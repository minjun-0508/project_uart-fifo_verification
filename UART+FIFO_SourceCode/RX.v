==> flow/design.v <==
`timescale 1ns / 1ps
module UART_RX (
    input        clk,
    input        rst,
    input        rx,
    input        b_tick,
    output       rx_done,
    output [7:0] rx_data
);
    parameter [1:0] IDLE = 2'b00, START = 2'b01, DATA = 2'b10, STOP = 2'b11;
    reg [1:0] state_reg, state_next;
    reg [4:0] b_tick_cnt_reg, b_tick_cnt_next;
    reg [3:0] bit_cnt_reg, bit_cnt_next;
    reg rx_done_reg, rx_done_next;
    reg [7:0] rx_data_reg, rx_data_next;
    assign rx_data = rx_data_reg;
    assign rx_done = rx_done_reg;
    always @(posedge clk, posedge rst) begin
        if (rst) begin
            state_reg      <= IDLE;
            b_tick_cnt_reg <= 0;
            bit_cnt_reg    <= 0;
            rx_done_reg    <= 0;
            rx_data_reg    <= 0;
        end else begin
            state_reg      <= state_next;
            b_tick_cnt_reg <= b_tick_cnt_next;
            bit_cnt_reg    <= bit_cnt_next;
            rx_done_reg    <= rx_done_next;
            rx_data_reg    <= rx_data_next;
        end
    end
    always @(*) begin
        state_next      = state_reg;
        b_tick_cnt_next = b_tick_cnt_reg;
        bit_cnt_next    = bit_cnt_reg;
        rx_done_next    = rx_done_reg;
        rx_data_next    = rx_data_reg;
        case (state_reg)
            IDLE: begin
                rx_done_next = 0;
                if (!rx) begin
                    b_tick_cnt_next = 0;
                    bit_cnt_next = 0;
                    state_next = START;
                    rx_data_next = 0;
                end
            end
            START: begin
                if (b_tick) begin
                    if (b_tick_cnt_reg == 23) begin
                        state_next = DATA;
                        rx_data_next[7] = rx;
                        b_tick_cnt_next = 0;
                    end else begin
                        b_tick_cnt_next = b_tick_cnt_reg + 1;
                    end
                end
            end
            DATA: begin
                if (b_tick) begin
                    if (bit_cnt_reg == 7) begin
                        bit_cnt_next = 0;
                        state_next   = STOP;
                    end else begin
                        if (b_tick_cnt_reg == 15) begin
                            b_tick_cnt_next = 0;
                            rx_data_next = rx_data_reg >> 1;
                            rx_data_next[7] = rx;
                            bit_cnt_next = bit_cnt_reg + 1;
                        end else begin
                            b_tick_cnt_next = b_tick_cnt_reg + 1;
                        end
                    end
                end
            end
            STOP: begin
                if (b_tick) begin
                    if (b_tick_cnt_reg == 15) begin
                        state_next = IDLE;
                        b_tick_cnt_next = 0;
                        rx_done_next = 1;
                    end else begin
                        b_tick_cnt_next = b_tick_cnt_reg + 1;
                    end
                end
            end
        endcase
    end
endmodule
# Tool chain data of UART_RX
# The steps from the RTL of UART_RX to its reports follow in flow order.
# Line numbers count from 1 in the design file above.
# Library cell names are shortened.
# Not given: n/a
# inputs
top	UART_RX
clock	clk
lib	sky130hd
pvt_corner	tt_025C_1v80

# Elaborated design
# Source: Yosys, flattened and elaborated, memories not mapped. Widths are those after wreduce. Registers that Yosys merges into a memory's read port (data or address) are not register bits. Print and check cells do not count. Equal cells are merged and count once.
# op_classes
add_sub_neg	2
equal	16
muxes	33
n_logic	3
reduce_logical	9
# ops
op	n
5-bit 2-to-1 mux	7
8-bit 2-to-1 mux	3
5-bit case mux with 4-bit select	1
2-bit != test (second input constant)	9
4-bit 2-to-1 mux	4
7-bit AND reduction	2
7-bit case mux with 2-bit select	1
2-bit 2-to-1 mux	7
5-bit AND reduction	2
4-bit case mux with 2-bit select	1
2-bit case mux with 4-bit select	1
7-bit 2-to-1 mux	1
5-bit by 1-bit adder with 5-bit output (second input constant)	1
5-bit by 4-bit equality test with 1-bit output (second input constant)	1
5-bit equality test (second input constant)	1
1-bit 2-to-1 mux	5
2-bit equality test (second input constant)	2
2-bit OR reduction	2
4-bit by 1-bit adder with 4-bit output (second input constant)	1
4-bit by 3-bit equality test with 1-bit output (second input constant)	1
4-bit AND reduction	1
1-bit NOT	3
3-bit != test (second input constant)	1
3-bit AND reduction	1
1-bit case mux with 3-bit select	1
2-bit by 1-bit equality test with 1-bit output (second input constant)	1
2-bit zero test	1
1-bit case mux with 2-bit select	1
# bits
ff_bits	20
output_inout_bits	9

# Longest topological paths
# Depth = most cells in a row (Yosys ltp): at word level without a register or memory, in the mapped netlist without a sequential cell, where the memories' decode and read muxes count.
# logic_depth
ltp_word	5
ABC_AREA	0
ltp_mapped	6
depth_no_buf	6

# Netlist
# Yosys stat after the flow's synthesis: flattened, memories mapped to cells. It holds for the ABC_AREA given above (unset counts as 0); a run with the other value may have another netlist.
# types
cell	n	type_area_um2
dfrtp_1	21	525.504
a21bo_1	7	70.067
o21ai_0	11	55.053
nand4_1	7	43.792
nand3_1	8	40.038
ha_1	3	37.536
nand2_1	9	33.782
inv_1	8	30.029
dfstp_2	1	26.275
a21oi_1	5	25.024
nand4b_4	1	23.773
mux2i_1	2	20.019
nand2b_1	3	18.768
a32oi_2	1	16.266
o21ai_4	1	16.266
buf_2	3	15.014
nor2_1	4	15.014
o211ai_1	2	15.014
# Not listed: further types 21, cells in them 25.
# mapped
mapped_cells	122
synth_area_mm2	0.0012062
ffs	22

# Timing after synthesis
# Source: OpenSTA report_checks on the synthesized netlist (no wires, ideal clock, input and output delay 20% of the period each), path of least setup slack; recovery checks are left aside. Register names are those of the netlist, which keeps one name where synthesis merged equal registers.
# synth_timing
kind	reg2reg
startpoint	register bit_cnt_reg[0]
endpoint	register b_tick_cnt_reg[2]
tclk_ns	2.25
setup_time_ns	0.066
launch_ns	0.000
arrival_time_ns	1.459
setup_slack_ns	0.726
path_delay_ns	1.525
driving_pins	6
path_buffers	0
synth_period_reached_ns	1.524
# "path_delay_ns" is the arrival time less input delay plus setup time.
# "driving_pins" counts driving pins, that of a launching flip-flop among them; a cell with two outputs on the path counts twice.
# "synth_period_reached_ns" is the clock period less the worst setup slack; recovery checks do not enter. This is arithmetic on one report: input and output delays are still those of the set period (20% each).
# Between the ends stands the longest chain of elaborated cells between them, by number of cells; it is not shown to be the way that was timed. Of several equally long chains one is given.
# Each line given opens the expression or statement behind the cell; cells for indexed reads and writes are added by Yosys, which also makes memories of some case tables.
# synth_between
cell_sequence	dfrtp_1 -> ha_1 -> nand3b_1 -> a32oi_2 -> or4b_1 -> nand2_1
elab_chain_cells	4
# synth_rtl
item	line	text
from (decl)	13	reg [3:0] bit_cnt_reg, bit_cnt_next;
from (assign)	22	bit_cnt_reg    <= 0;
from (assign)	28	bit_cnt_reg    <= bit_cnt_next;
4-bit by 3-bit equality test with 1-bit output	62	if (bit_cnt_reg == 7) begin
5-bit 2-to-1 mux	62
5-bit 2-to-1 mux	61	if (b_tick) begin
5-bit case mux with 4-bit select	39	case (state_reg)
to (assign)	21	b_tick_cnt_reg <= 0;
to (assign)	27	b_tick_cnt_reg <= b_tick_cnt_next;
to (decl)	12	reg [4:0] b_tick_cnt_reg, b_tick_cnt_next;

# Worst path after layout
# Path of least setup slack in the final report of run 1 (OpenROAD, finished layout, wires in). Where an end is a register, its clock arrival counts in the times.
# layout_timing
kind	reg2reg
startpoint	register bit_cnt_reg[0]
endpoint	register rx_data_reg[7]
tclk_ns	1.81
setup_time_ns	0.11
launch_ns	0.31
arrival_time_ns	1.89
setup_slack_ns	0.13
driving_pins	6
path_buffers	0
# Between the ends stands the longest chain of elaborated cells between them, by number of cells; it is not shown to be the way that was timed. Of several equally long chains one is given.
# layout_between
cell_sequence	dfrtp_1 -> ha_1 -> and3b_1 -> o21ai_4 -> o2111ai_1 -> mux2i_1
elab_chain_cells	4
# layout_rtl
item	line	text
from (decl)	13	reg [3:0] bit_cnt_reg, bit_cnt_next;
from (assign)	22	bit_cnt_reg    <= 0;
from (assign)	28	bit_cnt_reg    <= bit_cnt_next;
4-bit by 3-bit equality test with 1-bit output	62	if (bit_cnt_reg == 7) begin
8-bit 2-to-1 mux	62
8-bit 2-to-1 mux	61	if (b_tick) begin
1-bit case mux with 3-bit select	39	case (state_reg)
to (assign)	24	rx_data_reg    <= 0;
to (assign)	30	rx_data_reg    <= rx_data_next;
to (decl)	15	reg [7:0] rx_data_reg, rx_data_next;

Data sheet: physical implementation of UART_RX

Flow measurements of UART_RX on sky130hd: 2 stored runs with different settings, listed in no order. Input and output delays are each 20% of the period that was set; the output load is 0.01 pF.
"achievedPeriod_ns": clock period set for the run, less the worst setup slack. It is reckoned from that one timing run; input and output delays stay at 20% of the period that was set.
"worstPathTime_ns" = time allowed to the worst setup path (clock period - input delay - output delay, where it has them) - its slack; a late launch clock adds to it, a late capture clock takes from it.
"power_total_mw" rests on the timing tool's default activity at the inputs, not on a simulated workload.

Run 1, flow files:
==> flow/run.sh <==
#!/bin/bash
# the make line also repeats the synthesis and layout settings of config.mk as NAME=value (left out here)
make -C /OpenROAD-flow-scripts/flow DESIGN_CONFIG=/design/flow/config.mk WORK_HOME=/design/flow/orfs CLKGATE_MAP_FILE= finish
==> flow/config.mk <==
export PLATFORM = sky130hd
export DESIGN_NAME = UART_RX
export DESIGN_NICKNAME = UART_RX
export VERILOG_FILES = /design/flow/design.v
export SDC_FILE = /design/flow/constraint.sdc
export NUM_CORES = 4
export LEC_CHECK = 0
export CAP_MARGIN = 20
export CORE_MARGIN = 2
export CORE_UTILIZATION = 40
export SLEW_MARGIN = 20
==> flow/constraint.sdc <==
create_clock -name core_clock -period 1.81 [get_ports {clk}]
set_input_delay 0.3620 -clock core_clock [delete_from_list [all_inputs] [get_ports {clk}]]
set_output_delay 0.3620 -clock core_clock [all_outputs]
set_load 0.01 [all_outputs]

==> results of run 1, as CSV <==
result,value
final_setup_tns_ns,0.000
achievedPeriod_ns,1.679
synth_chip_area_mm2,0.0012062
final_stdcell_area_mm2,0.0014577
finalUtil_pct,52.0
power_total_mw,1.223
worstPathTime_ns,1.68
worst_setup_path_type,"reg2reg"
worst_setup_slack_ns,0.131
design.die.area_mm2,0.0034704

Run 2, flow files:
==> flow/run.sh <==
#!/bin/bash
# the make line also repeats the synthesis and layout settings of config.mk as NAME=value (left out here)
make -C /OpenROAD-flow-scripts/flow DESIGN_CONFIG=/design/flow/config.mk WORK_HOME=/design/flow/orfs CLKGATE_MAP_FILE= finish
==> flow/config.mk <==
export PLATFORM = sky130hd
export DESIGN_NAME = UART_RX
export DESIGN_NICKNAME = UART_RX
export VERILOG_FILES = /design/flow/design.v
export SDC_FILE = /design/flow/constraint.sdc
export NUM_CORES = 4
export LEC_CHECK = 0
export ABC_AREA = 1
export CAP_MARGIN = 20
export CELL_PAD_IN_SITES_DETAIL_PLACEMENT = 0
export CELL_PAD_IN_SITES_GLOBAL_PLACEMENT = 2
export CORE_MARGIN = 5
export CORE_UTILIZATION = 56
export CTS_CLUSTER_SIZE = 28
export GPL_TIMING_DRIVEN = 0
export HOLD_SLACK_MARGIN = 0.23
export PLACE_DENSITY_LB_ADDON = 0.18
export SETUP_SLACK_MARGIN = -0.17
export SLEW_MARGIN = 20
==> flow/constraint.sdc <==
create_clock -name core_clock -period 2.87 [get_ports {clk}]
set_input_delay 0.5740 -clock core_clock [delete_from_list [all_inputs] [get_ports {clk}]]
set_output_delay 0.5740 -clock core_clock [all_outputs]
set_load 0.01 [all_outputs]

Run 2: no final report: placement broke off with FLW-0024
