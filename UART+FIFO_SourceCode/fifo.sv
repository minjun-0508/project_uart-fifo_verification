==> flow/design.v <==
`timescale 1ns / 1ps
module fifo (
    input  logic       clk,
    input  logic       rst,
    input  logic       wr,
    input  logic       rd,
    input  logic [7:0] wdata,
    output logic [7:0] rdata,
    output logic       full,
    output logic       empty
);
    logic [2:0] waddr,raddr;
    logic wr_en;
    assign wr_en = wr & ~full;
    register_file U_REG_FILE (.*,.wr(wr_en));
    fifo_control_unit U_FIFO_CU (.*);
endmodule
module register_file #(
    parameter AWIDTH = 3
) (
    input  logic                clk,
    input  logic                wr,
    input  logic [         7:0] wdata,
    input  logic [AWIDTH - 1:0] waddr,
    input  logic [AWIDTH - 1:0] raddr,
    output logic [         7:0] rdata
);
    logic [7:0] ram[0 : 2**AWIDTH -1];
    assign rdata = ram[raddr];
    always_ff @(posedge clk) begin
        if (wr) begin
            ram[waddr] = wdata;
        end
    end
endmodule
module fifo_control_unit #(
    parameter AWIDTH = 3
) (
    input  logic                clk,
    input  logic                rst,
    input  logic                wr,
    input  logic                rd,
    output logic [AWIDTH - 1:0] waddr,
    output logic [AWIDTH - 1:0] raddr,
    output logic                full,
    output logic                empty
);
    logic [AWIDTH-1 : 0] waddr_reg, waddr_next;
    logic [AWIDTH-1 : 0] raddr_reg, raddr_next;
    logic full_reg, full_next;
    logic empty_reg, empty_next;
    assign waddr = waddr_reg;
    assign raddr = raddr_reg;
    assign full  = full_reg;
    assign empty = empty_reg;
    always_ff @(posedge clk, posedge rst) begin
        if (rst) begin
            waddr_reg <= 0;
            raddr_reg <= 0;
            full_reg  <= 0;
            empty_reg <= 1'b1;
        end else begin
            waddr_reg <= waddr_next;
            raddr_reg <= raddr_next;
            full_reg  <= full_next;
            empty_reg <= empty_next;
        end
    end
    always_comb begin
        waddr_next = waddr_reg;
        raddr_next = raddr_reg;
        full_next  = full_reg;
        empty_next = empty_reg;
        case ({
            wr, rd
        })
            2'b01: begin   
                if (!empty_reg) begin
                    raddr_next = raddr_reg + 1;
                    full_next  = 1'b0;
                    if (waddr_reg == raddr_next) begin
                        empty_next = 1'b1;
                    end
                end
            end
            2'b10: begin   
                if (!full_reg) begin
                    waddr_next = waddr_reg + 1;
                    empty_next = 1'b0;
                    if (waddr_next == raddr_reg) begin
                        full_next = 1'b1;
                    end
                end
            end
            2'b11: begin   
                if (full_reg) begin
                    raddr_next = raddr_reg + 1;
                    full_next  = 1'b0;
                end else if (empty_reg) begin
                    waddr_next = waddr_reg + 1;
                    empty_next = 1'b0;
                end else begin
                    raddr_next = raddr_reg + 1;
                    waddr_next = waddr_reg + 1;
                end
            end
        endcase
    end
endmodule
Step by step through the tools: fifo. The steps from the RTL of fifo to its reports follow in flow order. Lines are those of the file above, counted from 1. Operators: Yosys type, input widths -> output width; for muxes data width and select width s. Library cell names are shortened. The mark -- stands for no value.

Design top: fifo. Clock input: clk. Library: sky130hd. Timing corner: tt_025C_1v80.

Elaborated design. Source: Yosys, flattened and elaborated, memories not mapped. Widths are those after wreduce. Registers that Yosys merges into a memory's read port (data or address) are not register bits. Print and check cells do not count. Yosys's memory passes give these memory sizes; they may raise the number of words (mostly to a power of two), join words into wider ones and drop unused or constant bits.

For add/subtract/negate cells the number is 2. Under eq/ne operators stands 7. The entry for multiplexer cells reads 16. Bitwise logic cells: 2. The figure for reductions and logical operators is 7.

Operators by type and width (number): $mux 3 (5); $mux 8 (1); $mux 1 (7); $reduce_and 2->1 (3); $add 3x1->3 const B (2); $eq 3x3->1 (2); $pmux 3 s2 (1); $eq 2x2->1 const B (2); $ne 2x2->1 const B (2); $reduce_bool 2->1 (2); $reduce_bool 3->1 (1); $pmux 1 s3 (1); $eq 2x1->1 const B (1); $reduce_or 2->1 (1); $pmux 1 s2 (1); $and 1x1->1 (1); $not 1->1 (1).

The figure for register bits is 8. RAM bits: 64. For memories the number is 1. Under input bits stands 12. Output and inout port bits: 10. The figure for cells after elaboration is 39.

Memory list: U_REG_FILE.ram (depth 8, width 8, rd ports 1, wr ports 1, line 28) `logic [7:0] ram[0 : 2**AWIDTH -1];`.

Logic depth. Yosys ltp: most cells in a row. Word level: on the elaborated netlist, between registers, memories and ports. Mapped: between sequential cells and ports; inverters and the memories' decode and read muxes count.

Under depth in word-level cells stands 5. Under ABC_AREA stands 0. For gate-level depth with buffers the number is 4. Gate-level depth less buffers: 4.

After synthesis. The flow's flattened synthesis, as Yosys stat reports it; memories are mapped. The netlist is that of the ABC_AREA named above (0 if unset); the other value can give another one. The area totals of this step are shown rounded.

The figure for cells in the netlist is 141. For mapped area the number is 2953 um2. The figure for sequential part of the area is 2123 um2. For mapped flip-flops the number is 72. Under buffer cells stands 6.

Cell types: edfxtp_1 (number 64, area in all 1.92E+03 um2); mux4_1 (number 16, area in all 420.403 um2); dfrtp_1 (number 7, area in all 175.168 um2); mux2_2 (number 10, area in all 112.608 um2); xnor2_1 (number 5, area in all 43.792 um2); xor2_1 (number 5, area in all 43.792 um2); dfstp_2 (number 1, area in all 26.275 um2); ha_1 (number 2, area in all 25.024 um2); nor2_1 (number 6, area in all 22.522 um2); buf_12 (number 1, area in all 20.019 um2); nand2b_1 (number 3, area in all 18.768 um2); buf_2 (number 3, area in all 15.014 um2); nand2_1 (number 4, area in all 15.014 um2); buf_6 (number 1, area in all 11.261 um2); a21bo_2 (number 1, area in all 10.01 um2); nor3_1 (number 2, area in all 10.01 um2); or4b_1 (number 1, area in all 10.01 um2); a22o_1 (number 1, area in all 8.758 um2).

Not listed: further types 7, cells in them 8. By module: a second synthesis without flattening, with its own total; a netlist apart from the flattened one above.

Cells (unflattened synthesis): 144. Area total of the unflattened synthesis: 2963 um2.

Each row is one instance without its submodules.

Modules: register_file (instances 1, cells 106, area 2531 um2); fifo_control_unit (instances 1, cells 37, area 417.9 um2); fifo (instances 1, cells 1, area 13.8 um2).

Worst setup path after synthesis. Path of least setup slack by OpenSTA after synthesis, without wires, with an ideal clock, recovery checks aside; 20% of the period is set as input and as output delay. Where synthesis merged equal registers, the netlist keeps one of their names.

Kind: reg2reg. From: reg U_FIFO_CU.full_reg. To: mem U_REG_FILE.ram[0][0]. Under clock period stands 2.07 ns. The figure for library setup time is 0.383 ns. Time at the first pin: 0.000 ns. For arrival time the number is 1.504 ns. The entry for setup slack reads 0.183 ns. For path delay the number is 1.887 ns. The entry for stages on the path reads 4. For period reached after synthesis the number is 1.887 ns.

"path delay" is the arrival time less input delay plus setup time. "stages on the path": output pins that drive a net of the path, with the launching flip-flop's if there is one; two outputs of one cell count as two. "period reached after synthesis" = period - worst setup slack (recovery checks aside). The figure is calculated, with input and output delays left at 20% of the set period. Between the ends stands the longest chain of elaborated cells between them, by number of cells; it is not shown to be the way that was timed. Of several equally long chains one is given. Each line given opens the expression or statement behind the cell; cells for indexed reads and writes are added by Yosys, which also makes memories of some case tables. The path ends at the enable pin of a flip-flop; only ways to that pin are counted.

Cells stage by stage: dfrtp_1 -> nor2b_1 -> nand2b_1 -> nor3_1. The figure for cells in the longest elaborated chain is 3.

Ends and longest elaborated chain, post-synthesis: from (decl) (line 50) `logic full_reg, full_next;`; from (assign) (line 60) `full_reg  <= 0;`; from (assign) (line 65) `full_reg  <= full_next;`; $not 1->1 (line 14) `assign wr_en = wr & ~full;`; $and 1x1->1 (line 14); $mux 3 (line 31) `if (wr) begin`; to (decl) (line 28) `logic [7:0] ram[0 : 2**AWIDTH -1];`.

Worst path after layout. From the final timing report of flow run A: the path of least setup slack in the routed layout; clock arrival at registers is part of the times.

Kind: reg2out. From: reg U_FIFO_CU.raddr_reg[0]. To: out rdata[5]. Under clock period stands 1.91 ns. The entry for output delay reads 0.38 ns. Time at the first pin: 0.34 ns. For arrival time the number is 1.88 ns. The entry for setup slack reads -0.35 ns. The entry for stages on the path reads 6.

Between the ends stands the longest chain of elaborated cells between them, by number of cells; it is not shown to be the way that was timed. Of several equally long chains one is given. A memory read counts as a cell of the chain, while the word-level depth stops at memories.

Cells stage by stage: dfrtp_2 -> buf_4 -> buf_12 -> mux4_2 -> mux2_4 -> buf_6. The figure for cells in the longest elaborated chain is 1.

Ends and longest elaborated chain, post-layout: from (decl) (line 49) `logic [AWIDTH-1 : 0] raddr_reg, raddr_next;`; from (assign) (line 59) `raddr_reg <= 0;`; from (assign) (line 64) `raddr_reg <= raddr_next;`; $mem_v2 8x8 (line 28) `logic [7:0] ram[0 : 2**AWIDTH -1];`; to (decl) (line 8) `output logic [7:0] rdata,`.

Lab notebook: fifo

Module fifo, platform sky130hd: 2 stored runs of the flow (Yosys, OpenROAD) with differing settings, in no particular order. Input and output delays are each 20% of the period that was set; the output load is 0.01 pF. "time on the worst setup path" is the time allowed to the run's worst setup path (the clock period less input and output delay, where it has them) less its slack. Clock arrival times count: a late capture clock shortens it, a late launch clock lengthens it. By "power consumption" is meant OpenSTA's value without simulated activity: inputs other than the clock are taken to toggle once in ten clock periods, and the tool carries that through the logic. The results are shown rounded.

Files of flow run A:
==> flow/run.sh <==
#!/bin/bash
# the make line also repeats the synthesis and layout settings of config.mk as NAME=value (left out here)
make -C /OpenROAD-flow-scripts/flow DESIGN_CONFIG=/design/flow/config.mk WORK_HOME=/design/flow/orfs CLKGATE_MAP_FILE= finish
==> flow/config.mk <==
export PLATFORM = sky130hd
export DESIGN_NAME = fifo
export DESIGN_NICKNAME = fifo
export VERILOG_FILES = /design/flow/design.v
export SDC_FILE = /design/flow/constraint.sdc
export NUM_CORES = 4
export LEC_CHECK = 0
export CAP_MARGIN = 20
export CORE_MARGIN = 2
export CORE_UTILIZATION = 40
export SETUP_SLACK_MARGIN = 0.53
export SLEW_MARGIN = 20
==> flow/constraint.sdc <==
create_clock -name core_clock -period 1.91 [get_ports {clk}]
set_input_delay 0.3820 -clock core_clock [delete_from_list [all_inputs] [get_ports {clk}]]
set_output_delay 0.3820 -clock core_clock [all_outputs]
set_load 0.01 [all_outputs]

Results of flow run A. For the lowest setup slack the run shows -0.353 ns. The post-synthesis cell area is 2,953 um2. The power consumption reads 6,500 uW. The measured die footprint is 8,086 um2. The std-cell area (final layout) is 4,056 um2. The time on the worst setup path comes to 1.88 ns. Critical path kind: reg2out.

Files of flow run B:
==> flow/run.sh <==
#!/bin/bash
# the make line also repeats the synthesis and layout settings of config.mk as NAME=value (left out here)
make -C /OpenROAD-flow-scripts/flow DESIGN_CONFIG=/design/flow/config.mk WORK_HOME=/design/flow/orfs CLKGATE_MAP_FILE= finish
==> flow/config.mk <==
export PLATFORM = sky130hd
export DESIGN_NAME = fifo
export DESIGN_NICKNAME = fifo
export VERILOG_FILES = /design/flow/design.v
export SDC_FILE = /design/flow/constraint.sdc
export NUM_CORES = 4
export LEC_CHECK = 0
export CAP_MARGIN = 20
export CORE_MARGIN = 2
export CORE_UTILIZATION = 20
export MAX_ROUTING_LAYER = met4
export SLEW_MARGIN = 30
==> flow/constraint.sdc <==
create_clock -name core_clock -period 3.2 [get_ports {clk}]
set_input_delay 0.6400 -clock core_clock [delete_from_list [all_inputs] [get_ports {clk}]]
set_output_delay 0.6400 -clock core_clock [all_outputs]
set_load 0.01 [all_outputs]

Results of flow run B. For the lowest setup slack the run shows 0.210 ns. The post-synthesis cell area is 2,953 um2. The power consumption reads 3,446 uW. The measured die footprint is 15,750 um2. The std-cell area (final layout) is 3,731 um2. The time on the worst setup path comes to 2.35 ns. Critical path kind: reg2out.
